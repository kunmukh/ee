==> flow/design.v <==
module project1(Clk, LEDS);
input Clk;
output [3:0] LEDS;
reg [3:0] LEDS;
reg [7:0] Condition;
reg [7:0] Cont;
initial 
begin
	LEDS = 1; 
	Condition = 2'b01;
end
always@(posedge Clk )
begin	
	if(Clk)
	begin
		if (Condition == 2'b00)
			begin
			LEDS <= 1;
			Condition <= Condition + 1'b1;			
			end		
		if (Condition == 2'b01)
			begin
			LEDS <= 2;
			Condition <= Condition + 1'b1;			
			end
		if (Condition == 2'b10)
			begin
			LEDS <= 4;
			Condition <= Condition + 1'b1;			
			end
		if (Condition == 2'b11)
			begin
			LEDS <= 8;
			Condition <= Condition - 2'b11;			
			end
	end
end
endmodule
-- From RTL to reports: project1
The steps from the RTL of project1 to its reports follow in flow order.
Lines are those of the file above, counted from 1.
Operators carry their Yosys type and port widths (W data, S select, Z words).
Not given: n/a
- top: project1
- clock: Clk
- standard-cell library: sky130hd
- library corner: tt_025C_1v80

-- Word-level counts
Yosys after proc, flatten, opt, wreduce and memory -nomap, before mapping. Memory bits, and registers merged into a memory's read port (data or address), are not among the register bits. Print and check cells are not counted. Equal cells are merged and count once.
- input port bits: 1
- output and inout bits: 4
- register bits after elaboration at 12
- word-level cells at 22
- mux-type cells at 7
- add/subtract/negate cells: 2
- equality and inequality tests: 3
- reduce/logical cells at 6
- operators with widths (kind ; count):
    $mux W8 ; 4
    $eq A8 B2 Y1 const B ; 2
    $mux W4 ; 3
    $add A8 B1 Y8 const B ; 1
    $eq A8 B1 Y1 const B ; 1
    $sub A8 B2 Y8 const B ; 1
    $logic_not A8 Y1 ; 1
    $reduce_bool A4 Y1 ; 1
    $reduce_bool A3 Y1 ; 1
    $reduce_or A3 Y1 ; 1
    $reduce_bool A2 Y1 ; 1
    $reduce_or A2 Y1 ; 1

-- Logic depth
Longest topological path by Yosys (ltp), each cell counted once; first at word level (registers and memories cut), then after technology mapping (sequential cells cut; the memories' decode and read muxes count).
- noted depth in word-level cells: 5
- noted ABC_AREA: 0
- noted depth in mapped cells: 4
- mapped depth without buffers at 4

-- After synthesis
Source: synth_stat.txt of the flow (Yosys; design flattened, memories mapped). It holds for the ABC_AREA given above (unset counts as 0); a run with the other value may have another netlist.
Totals and module areas in this step are rounded.
- cell types (cell ; count ; area in all (µm²)):
    sky130_fd_sc_hd__edfxtp_1 ; 8 ; 240.23
    sky130_fd_sc_hd__dfxtp_1 ; 4 ; 80.077
    sky130_fd_sc_hd__ha_1 ; 4 ; 50.048
    sky130_fd_sc_hd__o311ai_0 ; 3 ; 26.275
    sky130_fd_sc_hd__a21oi_1 ; 5 ; 25.024
    sky130_fd_sc_hd__nor4_4 ; 1 ; 21.27
    sky130_fd_sc_hd__a32o_1 ; 2 ; 20.019
    sky130_fd_sc_hd__a31oi_1 ; 3 ; 18.768
    sky130_fd_sc_hd__inv_1 ; 5 ; 18.768
    sky130_fd_sc_hd__and3_1 ; 2 ; 12.512
    sky130_fd_sc_hd__nor2b_1 ; 2 ; 12.512
    sky130_fd_sc_hd__mux2_2 ; 1 ; 11.261
    sky130_fd_sc_hd__o41a_1 ; 1 ; 11.261
    sky130_fd_sc_hd__and4_2 ; 1 ; 10.01
    sky130_fd_sc_hd__a22o_1 ; 1 ; 8.758
    sky130_fd_sc_hd__o2111ai_1 ; 1 ; 8.758
    sky130_fd_sc_hd__xnor2_1 ; 1 ; 8.758
    sky130_fd_sc_hd__xor2_1 ; 1 ; 8.758
Not listed: further types 5, cells in them 7.
- flip-flops at 12
- area of sequential cells: 320 µm²
- chip area (Yosys): 627 µm²
- noted buffers: 0
- cells in the netlist at 53

-- Worst setup path after synthesis
Source: OpenSTA report_checks on the synthesized netlist (no wires, ideal clock, input and output delay 20% of the period each), path of least setup slack; recovery checks are left aside. Register names are those of the netlist, which keeps one name where synthesis merged equal registers.
- path type: flip-flop to flip-flop
- start point: reg Condition[2]
- end point: reg Condition[0]
- arrival: 1.377 ns
- required time at 1.434 ns
- path buffers: 0
- noted launch time at the first pin: 0.000 ns
- delay of the path: 1.713 ns
- clock period: 1.77 ns
- noted setup slack: 0.057 ns
- noted driving pins on the path: 4
- setup time: 0.336 ns
- synthesis period reached at 1.713 ns
"delay of the path" is the arrival time less input delay plus setup time.
"driving pins on the path" counts driving pins, that of a launching flip-flop among them; a cell with two outputs on the path counts twice.
"synthesis period reached" is the clock period less the worst setup slack; recovery checks do not enter. This is arithmetic on one report: input and output delays are still those of the set period (20% each).
Between the ends stands the longest chain of elaborated cells between them, by number of cells; it is not shown to be the way that was timed. Of several equally long chains one is given.
Each line given opens the expression or statement behind the cell; cells for indexed reads and writes are added by Yosys, which also makes memories of some case tables.
A register here has more assigning lines than the two given.
Only ways into the end's enable, where the timed path ends, are counted here.
- path through: sky130_fd_sc_hd__edfxtp_1 > sky130_fd_sc_hd__nor4_4 > sky130_fd_sc_hd__and2_2 > sky130_fd_sc_hd__o41a_1
- cells in the longest elaborated chain at 2
- elaborated cells between the ends (all ways) at 5
- noted source lines of those cells: 4
- classes of those cells: eq/ne: 3; reduce/logical: 2
- ends and longest elaborated chain, after synthesis (item ; RTL line ; text):
    from (decl) ; 5 ; reg [7:0] Condition;
    from (assign) ; 19 ; Condition <= Condition + 1'b1;
    from (assign) ; 24 ; Condition <= Condition + 1'b1;
    $logic_not A8 Y1 ; 16 ; if (Condition == 2'b00)
    $reduce_bool A4 Y1 ; n/a ;
    to (assign) ; 19 ;
    to (assign) ; 24 ;
    to (decl) ; 5 ;

-- Path in the finished layout
Path of least setup slack in the final report of run 1 (OpenROAD, finished layout, wires in). Where an end is a register, its clock arrival counts in the times.
- path type: flip-flop to flip-flop
- start point: reg Condition[2]
- end point: reg Condition[6]
- path buffers: 0
- required time at 2.43 ns
- noted setup slack: 0.55 ns
- clock period: 2.49 ns
- setup time: 0.34 ns
- noted driving pins on the path: 4
- arrival: 1.88 ns
- noted launch time at the first pin: 0.28 ns
Between the ends stands the longest chain of elaborated cells between them, by number of cells; it is not shown to be the way that was timed. Of several equally long chains one is given.
A register here has more assigning lines than the two given.
Only ways into the end's enable, where the timed path ends, are counted here.
- path through: sky130_fd_sc_hd__edfxtp_1 > sky130_fd_sc_hd__nor4_4 > sky130_fd_sc_hd__and2_2 > sky130_fd_sc_hd__o41a_1
- cells in the longest elaborated chain at 2
- elaborated cells between the ends (all ways) at 5
- noted source lines of those cells: 4
- classes of those cells: eq/ne: 3; reduce/logical: 2
- ends and longest elaborated chain, after layout (item ; RTL line ; text):
    from (decl) ; 5 ; reg [7:0] Condition;
    from (assign) ; 19 ; Condition <= Condition + 1'b1;
    from (assign) ; 24 ; Condition <= Condition + 1'b1;
    $logic_not A8 Y1 ; 16 ; if (Condition == 2'b00)
    $reduce_bool A4 Y1 ; n/a ;
    to (assign) ; 19 ;
    to (assign) ; 24 ;
    to (decl) ; 5 ;

--- measured runs ---
project1 through Yosys and OpenROAD on sky130hd: 2 stored runs, unordered, with their settings and measured results. The constraints put input and output delay at 20% of the set period each and load the outputs with 0.01 pF.
"achieved period" = clock period - worst setup slack. The figure is calculated, with input and output delays left at 20% of the set period.
"time of the worst setup path" = time allowed to the worst setup path (clock period - input delay - output delay, where it has them) - its slack; a late launch clock adds to it, a late capture clock takes from it.
Measured values are rounded.

Run 1
Settings were period_ns = 2.49; CORE_UTILIZATION = 35; SETUP_SLACK_MARGIN = -0.11; PLACE_DENSITY_LB_ADDON = 0.22; CORE_ASPECT_RATIO = 1.45; CORE_MARGIN = 7; GPL_ROUTABILITY_DRIVEN = 0; MIN_ROUTING_LAYER = met2; CAP_MARGIN = 20; SLEW_MARGIN = 20
- mapped cell area after synthesis: 627 µm²
- lowest setup slack at 0.550 ns
- noted the final setup TNS: 0.000 ns
- time of the worst setup path: 1.94 ns
- kind of the worst setup path: flip-flop to flip-flop
- post-route utilization: 42.5%
- noted the standard-cell area of the final layout: 718 µm²
- noted the total die area: 3190 µm²
- noted the worst-case hold slack: 0.481 ns
- achieved period: 1.940 ns

Run 2
Settings were period_ns = 1.23; CORE_UTILIZATION = 71; PLACE_DENSITY_LB_ADDON = 0.17; CELL_PAD_IN_SITES_GLOBAL_PLACEMENT = 2; CELL_PAD_IN_SITES_DETAIL_PLACEMENT = 2; TNS_END_PERCENT = 50; CTS_CLUSTER_SIZE = 83; CTS_CLUSTER_DIAMETER = 251; CAP_MARGIN = 20; SLEW_MARGIN = 15; CORE_MARGIN = 2
- no results, floorplanning failed with PDN-0185
--- end ---
